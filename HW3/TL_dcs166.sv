==> flow/design.v <==
parameter MAIN_S = 3'b000,
          SIDE_S = 3'b001,
          MAIN_LT = 3'b010,
          SIDE_LT = 3'b011,
          DEFAULT = 3'b100,
          IDLE = 3'b101;
parameter RED = 2'b00,
          YELLOW = 2'b01,
          GREEN = 2'b10,
          LEFT = 2'b11;
parameter LTIMERSIZE = 4;
module Timer #(parameter TIMERWIDTH = 4)(
  clk, rst_n, tload, time_val,
  tdone
);
input logic clk, rst_n, tload;
input logic [TIMERWIDTH-1 : 0] time_val;
output logic tdone;
logic [TIMERWIDTH-1 : 0] timer_buffer, next_time;
logic buffer_zero;
always @(posedge clk or negedge rst_n) begin : timer_seq
  if(!rst_n) begin
    timer_buffer <= 0;
  end
  else begin
    timer_buffer <= next_time;
  end
end
always_comb begin : timer_comb
  buffer_zero = !(|timer_buffer);
  tdone = buffer_zero;
  if(tload) begin
    next_time = time_val;
  end
  else begin
    next_time = (buffer_zero) ? timer_buffer : timer_buffer -1;
  end
end
endmodule
module light_FSM(
  clk,
  rst_n,
  master_state,
  ldone,
  mains_nz,
  mainlt_nz,
  sides_nz,
  sidelt_nz,
  red_tval,
  lfsm_done,
  ltload,
  ltval,
  light_state
);
input logic clk, rst_n, ldone;
input logic [2:0] master_state;
input logic [LTIMERSIZE-1 : 0] red_tval;
input logic mains_nz, mainlt_nz, sides_nz, sidelt_nz;
output logic lfsm_done, ltload;
output logic [LTIMERSIZE-1 : 0] ltval;
output logic [1:0] light_state;
logic [1:0] curr_light_state;
logic [1:0]next_light_state;
always @(posedge clk or negedge rst_n) begin : light_seq
  if(!rst_n) begin
    curr_light_state <= GREEN;
  end
  else begin
    curr_light_state <= next_light_state; 
  end
end
always_comb begin : output_light_state
  light_state = curr_light_state;
end
always_comb begin : lfsmdone_comb
  lfsm_done = ldone;
end
always_comb begin : ltval_comb
  casez ({master_state,light_state})
    {MAIN_S,GREEN}: begin
      ltval = 0;
    end
    {MAIN_S,YELLOW}: begin
      if(mainlt_nz) begin
        ltval = 1;
      end
      else if(sides_nz || sidelt_nz) begin
        ltval = 0;
      end
      else begin
        ltval = 1;
      end
    end
    {MAIN_S,RED}: begin
      ltval = red_tval;
    end
    {MAIN_LT,LEFT}: begin
      ltval = 0;
    end
    {MAIN_LT, YELLOW}: begin
      if(sidelt_nz || sides_nz) begin
        ltval = 0;
      end
      else begin
        ltval = 1;
      end
    end
    {MAIN_LT, RED}: begin
      ltval = red_tval;
    end
    {SIDE_S, GREEN}: begin
      ltval = 0;
    end
    {SIDE_S, YELLOW}: begin
      ltval = 1;
    end
    {SIDE_S, RED}: begin
      ltval = red_tval;
    end
    {SIDE_LT, LEFT}: begin
      ltval = 0;
    end
    {SIDE_LT, YELLOW}: begin
      ltval = 1;
    end
    {IDLE,2'b??}:begin
      ltval = red_tval;
    end
    default:begin
      ltval = {LTIMERSIZE{1'bx}};
    end
  endcase
end
always_comb begin : ltload_comb
  casez (master_state)
    MAIN_S: begin
      casez(light_state)
        RED: begin
          ltload = ldone;
        end
        YELLOW: begin
          ltload = 1;
        end
        GREEN: begin
          ltload = ldone;
        end
        default:
          ltload = 1'b0;
      endcase
    end
    MAIN_LT: begin
        casez(light_state)
        RED: begin
          ltload = ldone;
        end
        YELLOW: begin
          ltload = 1;
        end
        LEFT: begin
          ltload = ldone;
        end
        default:
          ltload = 1'b0;
      endcase
    end
    SIDE_S:begin
      casez(light_state)
        RED: begin
          ltload = ldone;
        end
        YELLOW: begin
          ltload = 1;
        end
        GREEN: begin
          ltload = ldone;
        end
        default:
          ltload = 1'b0;
      endcase
    end
    SIDE_LT: begin
      casez(light_state)
        RED: begin
          ltload = ldone;
        end
        YELLOW: begin
          ltload = 1;
        end
        LEFT: begin
          ltload = ldone;
        end
        default:
          ltload = 1'b0;
      endcase
    end
    IDLE: begin
      ltload = mains_nz || mainlt_nz || sides_nz || sidelt_nz;
    end
    default:
      ltload = 1'b0;
  endcase
end
always_comb begin : next_light_state_comb
  casez (master_state)
    MAIN_S: begin
      casez(light_state)
        RED: begin
          if(ldone) begin
            casez({mainlt_nz, sides_nz, sidelt_nz})
              3'b1??: begin
                next_light_state = LEFT;
              end
              3'b01?: begin
                next_light_state = GREEN;
              end
              3'b001: begin
                next_light_state = LEFT;
              end
              default: next_light_state = 2'bx;
            endcase
          end
          else begin
            next_light_state = RED;
          end
        end
        GREEN: begin
          next_light_state = (ldone) ? YELLOW :  GREEN;
        end
        YELLOW: begin
          next_light_state = RED;
        end
        default: next_light_state = 2'bx;
      endcase
    end
    MAIN_LT: begin
      casez(light_state)
        RED: begin
          if(ldone) begin
            casez({sides_nz, sidelt_nz})
              2'b1?: begin
                next_light_state = GREEN;
              end
              2'b01: begin
                next_light_state = LEFT;
              end
              default: next_light_state = 2'bx;
            endcase
          end
          else begin
            next_light_state = RED;
          end
        end
        YELLOW: begin
          next_light_state = RED ;
        end
        LEFT: begin
          next_light_state = (ldone) ? YELLOW :  LEFT;
        end
        default: next_light_state = 2'bx;
      endcase
    end
    SIDE_S: begin
      casez(light_state)
        RED: begin
          if(ldone) begin
            casez({sidelt_nz})
              1: begin
                next_light_state = LEFT;
              end
              default: next_light_state = 2'bx;
            endcase
          end
          else begin
            next_light_state = RED;
          end
        end
        GREEN: begin
          next_light_state = (ldone) ? YELLOW :  GREEN;
        end
        YELLOW: begin
          next_light_state = RED ;
        end
        default: next_light_state = 2'bx;
      endcase
    end
    SIDE_LT: begin
      casez(light_state)
        RED: begin
          next_light_state = RED;
        end
        YELLOW: begin
          next_light_state = RED ;
        end
        LEFT: begin
          casez(light_state)
            RED:begin
              next_light_state = (ldone) ? GREEN :  RED;
            end
            LEFT: begin
              next_light_state = (ldone) ? YELLOW :  LEFT;
            end
            YELLOW: begin
              next_light_state = (ldone) ? RED :  YELLOW;
            end
            default: next_light_state = 2'bx;
          endcase
        end
        default: next_light_state = 2'bx;
      endcase
    end
  IDLE: begin
      next_light_state = GREEN;
  end
  default: next_light_state = 2'bx;
  endcase
end
endmodule
module master_FSM(
  clk, 
  rst_n, 
  mains_nz,
  mainlt_nz,
  sides_nz,
  sidelt_nz,
  change_dir_ok,
  master_state
);
input logic clk, rst_n, change_dir_ok;
input logic mains_nz, mainlt_nz, sides_nz, sidelt_nz;
output logic  [2:0] master_state;
logic  [2:0] curr_master_state;
logic  [2:0] next_state;
always_comb begin : output_master_state
  master_state = curr_master_state;
end
always @(posedge clk or negedge rst_n) begin : master_seq
  if(!rst_n) begin
    curr_master_state <= IDLE;
  end
  else begin
    curr_master_state <= next_state;
  end
end
always_comb begin : next_state_comb
  next_state = 3'bx;
  if(change_dir_ok) begin
    case(curr_master_state)
      MAIN_S: begin
        casez({mainlt_nz, sides_nz, sidelt_nz})
          3'b1??: begin
            next_state = MAIN_LT;
          end
          3'b01?: begin
            next_state = SIDE_S;
          end
          3'b001: begin
            next_state = SIDE_LT;
          end
          default: begin
            next_state = DEFAULT;
          end
        endcase
      end
      MAIN_LT: begin
        if(sides_nz)begin
          next_state = SIDE_S;
        end
        else if(sidelt_nz)begin
          next_state = SIDE_LT;
        end
        else begin
          next_state = DEFAULT;
        end
      end
      SIDE_S: begin
        casez({sidelt_nz})
          1: begin
            next_state = SIDE_LT;
          end
          0: begin 
            next_state = DEFAULT;
          end
        endcase
      end
      SIDE_LT: begin
        next_state = DEFAULT;
      end
      IDLE: begin
        if(mains_nz || mainlt_nz || sides_nz || sidelt_nz) begin
          next_state = MAIN_S;
        end
        else begin
          next_state = DEFAULT;
        end
      end
      DEFAULT: begin
        next_state = IDLE;
      end
    endcase
  end
  else begin
    next_state = curr_master_state;
  end
end
endmodule
module TL(
  clk,
  rst_n,
  in_valid,
  car_main_s,
  car_main_lt,
  car_side_s,
  car_side_lt,
  out_valid,
  light_main,
  light_side
);
input logic clk, rst_n, in_valid;
input logic [2:0] car_main_s, car_main_lt, car_side_s, car_side_lt; 
output logic out_valid;
output logic [1:0]light_main, light_side;
logic [LTIMERSIZE-1 : 0]   red_tval_sides, red_tval_sidelt;
logic [1:0] sidelt_comp, next_sidelt_comp, mainlt_comp, next_mainlt_comp, sides_comp, next_sides_comp;
logic mains_comp, next_mains_comp;
logic mains_nz, mainlt_nz, sides_nz, sidelt_nz, next_mains_nz, next_mainlt_nz, next_sides_nz, next_sidelt_nz;
logic in_valid_buffer;
logic [2:0] master_state;
logic change_dir_ok;
logic  lfsm_done, ltload, ldone;
logic [1:0] light_state;
logic [LTIMERSIZE-1 : 0] ltval;
logic isRED;
logic [LTIMERSIZE-1 : 0] red_tval;
master_FSM master_fsm(.clk(clk), .rst_n(rst_n), .mains_nz(mains_nz), .sides_nz(sides_nz), .mainlt_nz(mainlt_nz), .sidelt_nz(sidelt_nz), .master_state(master_state), .change_dir_ok(change_dir_ok));
light_FSM light_fsm(.clk(clk), .rst_n(rst_n), .mains_nz(mains_nz), .sides_nz(sides_nz), .mainlt_nz(mainlt_nz), .sidelt_nz(sidelt_nz), .master_state(master_state), .ldone(ldone), .lfsm_done(lfsm_done), .ltload(ltload), .ltval(ltval), .light_state(light_state), .red_tval(red_tval));
Timer #(.TIMERWIDTH(LTIMERSIZE)) L_Timer (.clk(clk), .rst_n(rst_n), .tload(ltload), .time_val(ltval), .tdone(ldone));
always @(posedge clk or negedge rst_n) begin : master_seq
  if(!rst_n) begin
    in_valid_buffer <= 0;
    mains_comp <= 0;
    mainlt_comp <= 0;
    sides_comp <= 0;
    sidelt_comp <= 0;
    mains_nz <= 0;
    mainlt_nz <= 0;
    sides_nz <= 0;
    sidelt_nz <= 0;
  end
  else begin
    in_valid_buffer <= in_valid;
    mains_comp <= next_mains_comp;
    mainlt_comp <= next_mainlt_comp;
    sides_comp <= next_sides_comp;
    sidelt_comp <= next_sidelt_comp;
    mains_nz <= next_mains_nz;
    mainlt_nz <= next_mainlt_nz;
    sides_nz <= next_sides_nz;
    sidelt_nz <= next_sidelt_nz;
  end
end
always_comb begin : next_comp_comb
  if(in_valid) begin
    next_sides_comp = {!car_side_s[2], !(&car_side_s)};
    next_mainlt_comp = {!car_main_lt[2], !(&car_main_lt)};
    casez(car_side_lt)
      0,1,2:
        next_sidelt_comp = 2'b00;
      3,4:
        next_sidelt_comp = 2'b01;
      5,6:
        next_sidelt_comp = 2'b10;
      default:
        next_sidelt_comp = 2'b11;
    endcase
    casez(car_main_s)
      0,1,2,3,4:
        next_mains_comp = 0;
      default:
        next_mains_comp = 1;
    endcase
  end
  else begin
    next_mains_comp = mains_comp;
    next_mainlt_comp = mainlt_comp;
    next_sides_comp = sides_comp;
    next_sidelt_comp = sidelt_comp;
  end
end
always_comb begin : next_nz_comb
  next_mains_nz = (in_valid) ? |car_main_s : mains_nz;
  next_mainlt_nz = (in_valid) ? |car_main_lt : mainlt_nz;
  next_sides_nz = (in_valid) ? |car_side_s : sides_nz; 
  next_sidelt_nz = (in_valid) ? |car_side_lt : sidelt_nz;
end
always_comb begin : red_tval_cal
  casez(sides_comp)
    2'b1?:begin
      red_tval_sides = 2;
    end
    2'b01:begin
      red_tval_sides = 5;
    end
    2'b00: begin
      red_tval_sides = 8;
    end
    default: begin
      red_tval_sides = 1'bx;
    end
  endcase  
  casez(sidelt_comp)
    2'b00:begin
      red_tval_sidelt = 1;
    end
    2'b01:begin
      red_tval_sidelt = 3;
    end
    2'b10:begin
      red_tval_sidelt = 5;
    end
    2'b11:begin
      red_tval_sidelt = 7;
    end
    default: begin
      red_tval_sidelt = 1'bx;
    end
  endcase  
end
always_comb begin : red_tval_comb
  red_tval = {LTIMERSIZE{1'bx}};
  casez ({master_state})
    MAIN_S: begin
      casez({mainlt_nz, sides_nz, sidelt_nz})
        3'b1??: begin
          casez(mainlt_comp)
            2'b1?:begin
              red_tval = 2;
            end
            2'b01:begin
              red_tval = 5;
            end
            default: begin
              red_tval = 8;
            end
          endcase
        end
        3'b01?: begin
          red_tval = red_tval_sides;
        end
        3'b001: begin
          red_tval = red_tval_sidelt;
        end
      endcase
    end
    MAIN_LT: begin
      casez({sides_nz, sidelt_nz})
        2'b1?: begin
          red_tval = red_tval_sides;
        end
        2'b01: begin
          red_tval = red_tval_sidelt;
        end
      endcase
    end
    SIDE_S: begin
      red_tval = red_tval_sidelt;
    end
    IDLE: begin
      if(mains_comp) begin
        red_tval = 7;
      end
      else begin
        red_tval = 3;
      end
    end
  endcase
end
logic change_dir_out;
assign change_dir_out = isRED && lfsm_done;
always_comb begin : TL_comb
  out_valid = 1'bx;
  light_main = 2'bx;
  light_side = 2'bx;
  change_dir_ok = 1'bx;
  isRED = (light_state == RED);
  casez (master_state)
    MAIN_S: begin
      out_valid = 1;
      light_main = light_state;
      light_side = 0;
      if(mainlt_nz || sides_nz || sidelt_nz) begin
        change_dir_ok = change_dir_out;
      end
      else begin
        change_dir_ok = lfsm_done;
      end
    end
    MAIN_LT: begin
      out_valid = 1;
      light_main = light_state;
      light_side = 0;
      change_dir_ok = change_dir_out;
    end
    SIDE_S, SIDE_LT: begin
      out_valid = 1;
      light_main = 0;
      light_side = light_state;
      change_dir_ok = change_dir_out;
    end
    DEFAULT: begin
      out_valid = 1;
      light_main = 2;
      light_side = 0;
      change_dir_ok = 1;
    end
    IDLE: begin
      out_valid = 0;
      light_main = 2;
      light_side = 0;
      change_dir_ok = in_valid_buffer;
    end
  endcase
end
endmodule
# Tool chain data of TL
# Tool output for the design above, in the order of the flow.
# Lines are those of the file above, counted from 1.
# Library cell names are shortened.
# The mark n/a stands for no value.
[inputs]
top = "TL"
clock = "clk"
library = "sky130hd"
lib_corner = "tt_025C_1v80"

# Elaborated design
# Counts by Yosys on the flattened word-level netlist (proc, flatten, opt, wreduce; memories kept). Register bits leave out memories and registers merged into their read ports (data or address). Print and check cells are left out. Cells with the same type and inputs are merged into one.
[word_totals]
reg_bits = 21
output_inout_bits = 5
wordCells = 137
[classes]
n_addsub = 1
eq_ne = 36
n_mux = 41
bitwise = 1
reduce_and_logical = 46
[op_table]
columns = ["op", "count"]
rows = [
  ["case mux 4 bit (select 4 bit)", 2],
  ["case mux 2 bit (select 3 bit)", 5],
  ["== test 5 x 4 -> 1 bit (second input constant)", 5],
  ["OR reduction 2 bit", 12],
  ["case mux 4 bit (select 3 bit)", 2],
  ["case mux 4 bit (select 5 bit)", 1],
  ["== test 3 x 2 -> 1 bit (second input constant)", 6],
  ["== test 3 bit (second input constant)", 6],
  ["OR reduction 3 bit", 6],
  ["case mux 3 bit (select 6 bit)", 1],
  ["OR reduction 4 bit", 4],
  ["case mux 4 bit (select 2 bit)", 2],
  ["case mux 2 bit (select 2 bit)", 4],
  ["== test 5 x 3 -> 1 bit (second input constant)", 3],
  ["== test 2 x 1 -> 1 bit (second input constant)", 6],
  ["== test 3 x 1 -> 1 bit (second input constant)", 4],
  ["2-to-1 mux 4 bit", 3],
  ["2-to-1 mux 3 bit", 4],
  ["2-to-1 mux 2 bit", 6],
  ["OR reduction 5 bit", 2],
  ["case mux 2 bit (select 5 bit)", 1],
  ["zero test 3 bit", 3],
  ["case mux 3 bit (select 3 bit)", 1],
  ["== test 2 bit (second input constant)", 4],
  ["logical OR 1 bit", 6],
  ["zero test 2 bit", 3],
  ["AND reduction 3 bit", 2],
  ["case mux 3 bit (select 2 bit)", 1],
]
# Other operator kinds: 12; their cells: 20.

# Depth
# Depth = most cells in a row (Yosys ltp): at word level without a register or memory, in the mapped netlist without a sequential cell, where the memories' decode and read muxes count.
[logic_depth]
ltp_word = 6
abc_area = 0
mapped_depth = 8
ltp_nobuf = 7

# After synthesis
# The flow's flattened synthesis, as Yosys stat reports it; memories are mapped. The netlist is that of the ABC_AREA named above (0 if unset); the other value can give another one.
# Totals and module areas in this step are rounded.
[mapped]
cells = 207
mapped_area_um2 = 1670
flip_flops = 22
buffers = 10
[by_type]
columns = ["cell", "count", "area_total_um2"]
rows = [
  ["dfrtp_1", 19, 475.456],
  ["a21oi_1", 24, 120.115],
  ["nor2_1", 22, 82.579],
  ["dfstp_2", 3, 78.826],
  ["ha_1", 6, 75.072],
  ["nand2_1", 20, 75.072],
  ["o21ai_0", 13, 65.062],
  ["inv_1", 15, 56.304],
  ["nor3_1", 7, 35.034],
  ["nand2b_1", 5, 31.28],
  ["o22ai_1", 5, 31.28],
  ["o311ai_4", 1, 26.275],
  ["nand3_1", 5, 25.024],
  ["nor3b_2", 2, 25.024],
  ["a211oi_1", 3, 22.522],
  ["a22oi_1", 3, 22.522],
  ["clkbuf_1", 6, 22.522],
  ["o211ai_1", 3, 22.522],
]
# Other cell types: 33; their cells: 45.
# The figures by module come from a second, unflattened synthesis with its own total; it is not the netlist above.
[hier_totals]
hier_cells = 206
area_unflattened_um2 = 1720
# Rows give one instance, submodules left out.
[modules]
columns = ["mod", "instances", "cells", "mod_area_um2", "seq_area_um2"]
rows = [
  ["TL", 1, 99, 803, 325],
  ["light_FSM", 1, 58, 430, 51.3],
  ["master_FSM", 1, 27, 253, 77.6],
  ["Timer #(TIMERWIDTH=4)", 1, 22, 234, 100],
]

# Path before layout
# Path of least setup slack by OpenSTA after synthesis, without wires, with an ideal clock, recovery checks aside; 20% of the period is set as input and as output delay. Where synthesis merged equal registers, the netlist keeps one of their names.
[synth_timing]
path_type = "flip-flop to flip-flop"
startpoint = "register light_fsm.curr_light_state[1]"
endpoint = "register L_Timer.timer_buffer[2]"
period_ps = 2660
setup_time_ps = 125
launch_ps = 0
arrival_ps = 1739
slack_ps = 796
path_delay_ps = 1864
driving_pins = 7
path_buffers = 0
period_less_setup_slack_ps = 1864
# "path_delay_ps" = arrival - input delay + setup time.
# "driving_pins" counts driving pins, that of a launching flip-flop among them; a cell with two outputs on the path counts twice.
# "period_less_setup_slack_ps" = period - worst setup slack (recovery checks aside). The figure is calculated, with input and output delays left at 20% of the set period.
# The rows between start and end are the longest chain of elaborated cells between them; the timing report does not say that the signal goes this way. Where chains are equally long, one stands for them.
# A line is the first line of the expression or statement that the cell stems from. Yosys adds cells for indexed reads and writes and turns some case tables into memories.
[synth_between]
path_cell_list = "dfstp_2 -> inv_1 -> ha_1 -> inv_1 -> a21oi_1 -> o311ai_4 -> mux2_4"
elab_chain_len = 5
cells_between = 26
[synth_rtl]
columns = ["item", "line_no", "text"]
rows = [
  ["start: declaration", 62, "logic [1:0] curr_light_state;"],
  ["start: assignment", 66, "curr_light_state <= GREEN;"],
  ["start: assignment", 69, "curr_light_state <= next_light_state;"],
  ["zero test 2 bit", 182, "casez(light_state)"],
  ["OR reduction 2 bit", "n/a", ""],
  ["case mux 1 bit (select 2 bit)", 182, ""],
  ["case mux 1 bit (select 3 bit)", 135, "casez (master_state)"],
  ["2-to-1 mux 4 bit", 32, "if(tload) begin"],
  ["end: assignment", 23, "timer_buffer <= 0;"],
  ["end: assignment", 26, "timer_buffer <= next_time;"],
  ["end: declaration", 19, "logic [TIMERWIDTH-1 : 0] timer_buffer, next_time;"],
]

# Path in the finished layout
# From the final timing report of flow run 1: the path of least setup slack in the routed layout; clock arrival at registers is part of the times.
# The path's times are printed in steps of 10 ps; the period is the one set.
[layout_timing]
path_type = "flip-flop to output port"
startpoint = "register master_fsm.curr_master_state[2]"
endpoint = "output out_valid"
period_ps = 2450
output_delay_ps = 490
launch_ps = 270
arrival_ps = 1810
slack_ps = 150
driving_pins = 5
path_buffers = 2
# The rows between start and end are the longest chain of elaborated cells between them; the timing report does not say that the signal goes this way. Where chains are equally long, one stands for them.
[layout_between]
path_cell_list = "dfstp_2 -> buf_4 -> nor2b_1 -> nand2_1 -> clkdlybuf4s50_1"
elab_chain_len = 3
cells_between = 8
[layout_rtl]
columns = ["item", "line_no", "text"]
rows = [
  ["start: declaration", 331, "logic  [2:0] curr_master_state;"],
  ["start: assignment", 338, "curr_master_state <= IDLE;"],
  ["start: assignment", 341, "curr_master_state <= next_state;"],
  ["== test 3 bit", 585, "casez (master_state)"],
  ["OR reduction 5 bit", "n/a", ""],
  ["case mux 1 bit (select 2 bit)", 585, ""],
  ["end: declaration", 420, "output logic out_valid;"],
]

# Design TL on sky130hd. What follows are 2 stored runs of the flow, each under its own settings; their order means nothing. The constraints put input and output delay at 20% of the set period each and load the outputs with 0.01 pF.
# By "timing.achieved_period_ps" is meant the clock period of the run minus its worst setup slack. This is arithmetic on one report: input and output delays are still those of the set period (20% each).
# "critical_path_time_ps" means the part of the period allowed to the worst setup path (the constraints hold back 20% at inputs and 20% at outputs) less its slack; where the path has registers, the arrival times of their clocks count too.
# "power.total_uw": no workload was simulated; the value follows from the tool's default switching activity.
# "critical_path_time_ps" is given in steps of 10 ps.
# Measured values are rounded.

[[run]]
name = "flow run 1"
[run.settings]
period_ns = 2.45
CORE_UTILIZATION = 22
SETUP_SLACK_MARGIN = 0.0
PLACE_DENSITY = 0.87
CORE_ASPECT_RATIO = 1.35
CORE_MARGIN = 6
ABC_AREA = 0
GPL_TIMING_DRIVEN = 1
MIN_ROUTING_LAYER = "met2"
CAP_MARGIN = 20
SLEW_MARGIN = 20
[run.results]
post_route_util_pct = 28.1
worst_setup_slack_ps = 154
critical_path_time_ps = 1810
critical_path_kind = "flip-flop to output port"
fin_tns_ps = 0
timing.achieved_period_ps = 2296
final_die_area_um2 = 9830
synthesis_area_um2 = 1670
power.total_uw = 2220

[[run]]
name = "flow run 2"
[run.settings]
period_ns = 3.47
CAP_MARGIN = 20
CORE_MARGIN = 2
CORE_UTILIZATION = 40
SLEW_MARGIN = 20
[run.results]
worst_setup_slack_ps = 727
timing.achieved_period_ps = 2743
final_die_area_um2 = 4700
critical_path_time_ps = 2050
critical_path_kind = "flip-flop to output port"
post_route_util_pct = 47.6
power.total_uw = 1460
synthesis_area_um2 = 1670
fin_tns_ps = 0
