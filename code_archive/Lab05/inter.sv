==> flow/design.v <==
module inter(
  clk,
  rst_n,
  in_valid_1,
  in_valid_2,
  data_in_1,
  data_in_2,
  ready_slave1,
  ready_slave2,
  valid_slave1,
  valid_slave2,
  addr_out,
  value_out,
  handshake_slave1,
  handshake_slave2
);
input clk, rst_n, in_valid_1, in_valid_2;  
input [6:0] data_in_1, data_in_2;   
input ready_slave1, ready_slave2;  
output logic valid_slave1, valid_slave2;  
output logic [2:0] addr_out, value_out; 
output logic handshake_slave1, handshake_slave2;
parameter S_IDLE = 2'b00,
          S_master1 = 2'b01, 
          S_master2 = 2'b10,
          S_handshake = 2'b11;
logic [1:0] next_state;
logic [6:0] next_data1, next_data2;
logic [1:0] state;
logic [6:0] data1, data2;
logic in1, in2;
logic   next_in1, next_in2;
always_comb begin : comb_block
  if(in_valid_1) next_data1 = data_in_1;
  else next_data1 = data1;
  if(in_valid_2) next_data2 = data_in_2;
  else next_data2 = data2;
  casez(state)
    S_IDLE: begin
      if(in1) next_state = S_master1;
      else if(in2) next_state = S_master2;
      else next_state = S_IDLE;
      if(in_valid_1 || in_valid_2) begin
        next_in1 = in_valid_1;
        next_in2 = in_valid_2;
      end
      else begin
        next_in1 = in1;
        next_in2 = in2;
      end
      valid_slave1 = 0;
      valid_slave2 = 0;
      addr_out = 0;
      value_out = 0;
      handshake_slave1 = 0;
      handshake_slave2 = 0;
    end
    S_master1: begin  
      if(!data1[6]) begin
        if(valid_slave1 && ready_slave1) begin
          next_state = S_handshake;
        end
        else begin
          next_state = S_master1;
        end
      end
      else begin
        if(valid_slave2 && ready_slave2) begin
          next_state = S_handshake;
        end
        else begin
          next_state = S_master1;
        end
      end
      next_in1 = in1;
      next_in2 = in2;
      valid_slave1 = !data1[6];
      valid_slave2 = data1[6];
      addr_out = data1[5:3];
      value_out = data1[2:0];
      handshake_slave1 = 0;
      handshake_slave2 = 0;
    end
    S_master2: begin  
      if(!data2[6]) begin
        if(valid_slave1 && ready_slave1) begin
          next_state = S_handshake;
        end
        else begin
          next_state = S_master2;
        end
      end
      else begin
        if(valid_slave2 && ready_slave2) begin
          next_state = S_handshake;
        end
        else begin
          next_state = S_master2;
        end
      end
      next_in1 = in1;
      next_in2 = in2;
      valid_slave1 = !data2[6];
      valid_slave2 = data2[6];
      addr_out = data2[5:3];
      value_out = data2[2:0];
      handshake_slave1 = 0;
      handshake_slave2 = 0;
    end
    S_handshake: begin
      next_state = S_IDLE;
      casez({in1, in2})
        2'b01: begin
          next_in1 = 0;
          next_in2 = 0;
        end
        2'b10: begin
          next_in1 = 0;
          next_in2 = 0;
        end
        2'b11: begin
          next_in1 = 0;
          next_in2 = 1;
        end
        default: begin
          next_in1 = 1'bx;
          next_in2 = 1'bx;
        end
      endcase
      if(in1) begin  
        valid_slave1 = !data1[6];
        valid_slave2 = data1[6];
      end
      else if(in2) begin  
        valid_slave1 = !data2[6];
        valid_slave2 = data2[6];
      end
      else begin  
        valid_slave1 = 0;
        valid_slave2 = 0;
      end
      casez({in1, in2})
        2'b1?: begin
          addr_out = data1[5:3];
          value_out = data1[2:0];
        end
        2'b01: begin
          addr_out = data2[5:3];
          value_out = data2[2:0];
        end
        default: begin
          addr_out = 3'bx;
          value_out = 3'bx;
        end
      endcase
      casez({in1, in2})
        2'b01: begin
          handshake_slave1 = 0;
          handshake_slave2 = 1;
        end
        2'b10: begin
          handshake_slave1 = 1;
          handshake_slave2 = 0;
        end
        2'b11: begin
          handshake_slave1 = 1;
          handshake_slave2 = 0;
        end
        default: begin
          handshake_slave1 = 1'bx;
          handshake_slave2 = 1'bx;
        end
      endcase
    end
    default: begin
    end
  endcase
end
always_ff @(posedge clk, negedge rst_n) begin : seq_block
  if(!rst_n)begin
    state <= S_IDLE;
    data1 <= 0;
    data2 <= 0;
    in1 <= 0;
    in2 <= 0;
  end
  else begin
    state <= next_state;
    in1 <= next_in1;
    in2 <= next_in2;
    data1 <= next_data1;
    data2 <= next_data2;
  end
end
endmodule
* Tool chain data of inter
What the tools print for inter, step after step.
Line numbers count from 1 in the design file above.
Operators carry their Yosys type and port widths (W data, S select, Z words).
Library cell names are shortened.
A cell with n/a has no value.
- Design top :: inter
- Clock :: clk
- Standard-cell library :: sky130hd
- Timing corner :: tt_025C_1v80

* Word-level counts
Yosys after proc, flatten, opt, wreduce and memory -nomap, before mapping. Memory bits, and registers merged into a memory's read port (data or address), are not among the register bits. Print and check cells are not counted. Equal cells are merged and count once.
- Register bits after elaboration :: 18
- Input port bits :: 20
- Elaborated cells :: 54
- Equal/unequal tests :: 7
- Multiplexer cells :: 29
- Bitwise logic cells :: 1
- Reduce/logical cells :: 12
** Operators with widths (count)
- $pmux W3 S4 :: 2
- $pmux W1 S2 :: 7
- $pmux W3 S2 :: 2
- $mux W1 :: 10
- $mux W2 :: 5
- $eq A2 B2 Y1 const B :: 4
- $pmux W2 S4 :: 1
- $pmux W1 S4 :: 2
- $reduce_or A2 Y1 :: 3
- $reduce_or A3 Y1 :: 2
- $eq A2 B1 Y1 const B :: 2
- $logic_and A1 B1 Y1 :: 2
- $logic_not A1 Y1 :: 2
- $ne A2 B2 Y1 const B :: 1
- $logic_not A2 Y1 :: 1
- $reduce_and A2 Y1 :: 1
- $logic_or A1 B1 Y1 :: 1
- $not A1 Y1 :: 1

* Logic depth
Yosys ltp: most cells in a row. Word level: on the elaborated netlist, between registers, memories and ports. Mapped: between sequential cells and ports; inverters and the memories' decode and read muxes count.
- Word-level depth :: 8
- ABC_AREA :: 0
- Depth in mapped cells :: 4
- Depth with buffers taken out :: 3

* Mapped cells and area
The flow's flattened synthesis, as Yosys stat reports it; memories are mapped. The netlist is that of the ABC_AREA named above (0 if unset); the other value can give another one.
Totals and module areas in this step are rounded.
- Mapped cells :: 71
- Chip area (Yosys) :: 902 µm²
- Flip-flop cells :: 20
- Buffer cells :: 2
** Cells by type (count)
- dfrtp_1 :: 19
- mux2_2 :: 13
- a22o_1 :: 8
- dfstp_2 :: 1
- mux2i_1 :: 2
- inv_1 :: 5
- nand2_1 :: 5
- a21o_4 :: 1
- o31ai_1 :: 2
- o22ai_1 :: 2
- buf_2 :: 2
- and2_4 :: 1
- nor2b_2 :: 1
- o21ai_2 :: 1
- o2bb2ai_1 :: 1
- o41ai_1 :: 1
- nor2_1 :: 2
- nor3b_1 :: 1
Not listed: further types 3, cells in them 3.

* Worst setup path after synthesis
OpenSTA on the mapped netlist: ideal clock, no wires. The path of least setup slack (recovery checks aside). Input and output delay are each 20% of the period. Register names are those of the netlist, which keeps one name where synthesis merged equal registers.
- Kind :: register to output
- From :: register in1
- To :: output port addr_out[0]
- Period :: 1530 ps
- Output delay :: 306 ps
- Launch time at the first pin :: 0 ps
- Data arrival time :: 980 ps
- Required time :: 1224 ps
- Setup slack :: 244 ps
- Delay of the path :: 980 ps
- Driving pins on the path :: 4
- Path buffers :: 0
- Synthesis period reached :: 1286 ps
"delay of the path" is the arrival time less input delay plus setup time.
A path that ends at an output port has no setup time.
"driving pins on the path": output pins that drive a net of the path, with the launching flip-flop's if there is one; two outputs of one cell count as two.
"synthesis period reached" is the clock period less the worst setup slack; recovery checks do not enter. This is arithmetic on one report: input and output delays are still those of the set period (20% each).
Between the ends stands the longest chain of elaborated cells between them, by number of cells; it is not shown to be the way that was timed. Of several equally long chains one is given.
A line is the first line of the expression or statement that the cell stems from. Yosys adds cells for indexed reads and writes and turns some case tables into memories.
- Path through :: dfrtp_1 > nor2b_2 > o21ai_2 > a22o_1
- Length of the longest elaborated chain :: 3
** Ends and longest elaborated chain, after synthesis
- from (decl) :: line 31 : logic in1, in2;
- from (assign) :: line 184 : in1 <= 0;
- from (assign) :: line 189 : in1 <= next_in1;
- $eq A2 B1 Y1 :: line 142 : casez({in1, in2})
- $pmux W3 S2 :: line 142
- $pmux W3 S4 :: line 38 : casez(state)
- to (decl) :: line 21 : output logic [2:0] addr_out, value_out;

* Path in the finished layout
Path of least setup slack in the final report of run 1 (OpenROAD, finished layout, wires in). Where an end is a register, its clock arrival counts in the times.
The report prints the path's times to 10 ps; the period is as set.
- Kind :: register to output
- From :: register in1
- To :: output port addr_out[0]
- Period :: 684 ps
- Output delay :: 140 ps
- Launch time at the first pin :: 290 ps
- Data arrival time :: 1450 ps
- Required time :: 550 ps
- Setup slack :: -900 ps
- Driving pins on the path :: 6
- Path buffers :: 2
Between the ends stands the longest chain of elaborated cells between them, by number of cells; it is not shown to be the way that was timed. Of several equally long chains one is given.
- Path through :: dfrtp_2 > nor2b_4 > o21ai_4 > buf_6 > a22o_1 > buf_2
- Length of the longest elaborated chain :: 3
** Ends and longest elaborated chain, after layout
- from (decl) :: line 31 : logic in1, in2;
- from (assign) :: line 184 : in1 <= 0;
- from (assign) :: line 189 : in1 <= next_in1;
- $eq A2 B1 Y1 :: line 142 : casez({in1, in2})
- $pmux W3 S2 :: line 142
- $pmux W3 S4 :: line 38 : casez(state)
- to (decl) :: line 21 : output logic [2:0] addr_out, value_out;

Lab notebook: inter

Top module inter; platform sky130hd; tools Yosys and OpenROAD; 2 stored runs in no particular order. Input and output delays are each 20% of the period that was set; the output load is 0.01 pF.
"achieved clock period" is the run's clock period less its worst setup slack. It is reckoned from that one timing run; input and output delays stay at 20% of the period that was set.
"critical setup path time" is the time allowed to the run's worst setup path (the clock period less input and output delay, where it has them) less its slack. Clock arrival times count: a late capture clock shortens it, a late launch clock lengthens it.
By "total power of the final layout" is meant OpenSTA's value without simulated activity: inputs other than the clock are taken to toggle once in ten clock periods, and the tool carries that through the logic.
"critical setup path time" is known to 10 ps.
The results are shown rounded.

* Run 1
** Files
==> flow/run.sh <==
#!/bin/bash
# the make line also repeats the synthesis and layout settings of config.mk as NAME=value (left out here)
make -C /OpenROAD-flow-scripts/flow DESIGN_CONFIG=/design/flow/config.mk WORK_HOME=/design/flow/orfs CLKGATE_MAP_FILE= finish
==> flow/config.mk <==
export PLATFORM = sky130hd
export DESIGN_NAME = inter
export DESIGN_NICKNAME = inter
export VERILOG_FILES = /design/flow/design.v
export SDC_FILE = /design/flow/constraint.sdc
export NUM_CORES = 4
export LEC_CHECK = 0
export CAP_MARGIN = 0
export CORE_MARGIN = 2
export CORE_UTILIZATION = 34
export GPL_ROUTABILITY_DRIVEN = 0
export PLACE_DENSITY = 0.42
export SETUP_SLACK_MARGIN = 0.09
export SLEW_MARGIN = 10
==> flow/constraint.sdc <==
create_clock -name core_clock -period 0.684 [get_ports {clk}]
set_input_delay 0.1368 -clock core_clock [delete_from_list [all_inputs] [get_ports {clk}]]
set_output_delay 0.1368 -clock core_clock [all_outputs]
set_load 0.01 [all_outputs]
** Results
- Setup slack of the worst path :: -904 ps
- Total negative slack on setup checks :: -12000 ps
- Netlist area reported by Yosys :: 902 µm²
- Achieved clock period :: 1588 ps
- Critical setup path time :: 1450 ps
- Type of the worst setup path :: register to output
- Total power of the final layout :: 0.00507 W
- Total die area :: 3080 µm²
- Standard-cell area of the final layout :: 1630 µm²

* Run 2
** Files
==> flow/run.sh <==
#!/bin/bash
# the make line also repeats the synthesis and layout settings of config.mk as NAME=value (left out here)
make -C /OpenROAD-flow-scripts/flow DESIGN_CONFIG=/design/flow/config.mk WORK_HOME=/design/flow/orfs CLKGATE_MAP_FILE= finish
==> flow/config.mk <==
export PLATFORM = sky130hd
export DESIGN_NAME = inter
export DESIGN_NICKNAME = inter
export VERILOG_FILES = /design/flow/design.v
export SDC_FILE = /design/flow/constraint.sdc
export NUM_CORES = 4
export LEC_CHECK = 0
export CAP_MARGIN = 20
export CELL_PAD_IN_SITES_GLOBAL_PLACEMENT = 3
export CORE_MARGIN = 2
export CORE_UTILIZATION = 55
export GPL_TIMING_DRIVEN = 1
export PLACE_DENSITY = 0.82
export SLEW_MARGIN = 20
==> flow/constraint.sdc <==
create_clock -name core_clock -period 0.695 [get_ports {clk}]
set_input_delay 0.1390 -clock core_clock [delete_from_list [all_inputs] [get_ports {clk}]]
set_output_delay 0.1390 -clock core_clock [all_outputs]
set_load 0.01 [all_outputs]
** Results
Stopped before the end: placement reported GPL-0301.
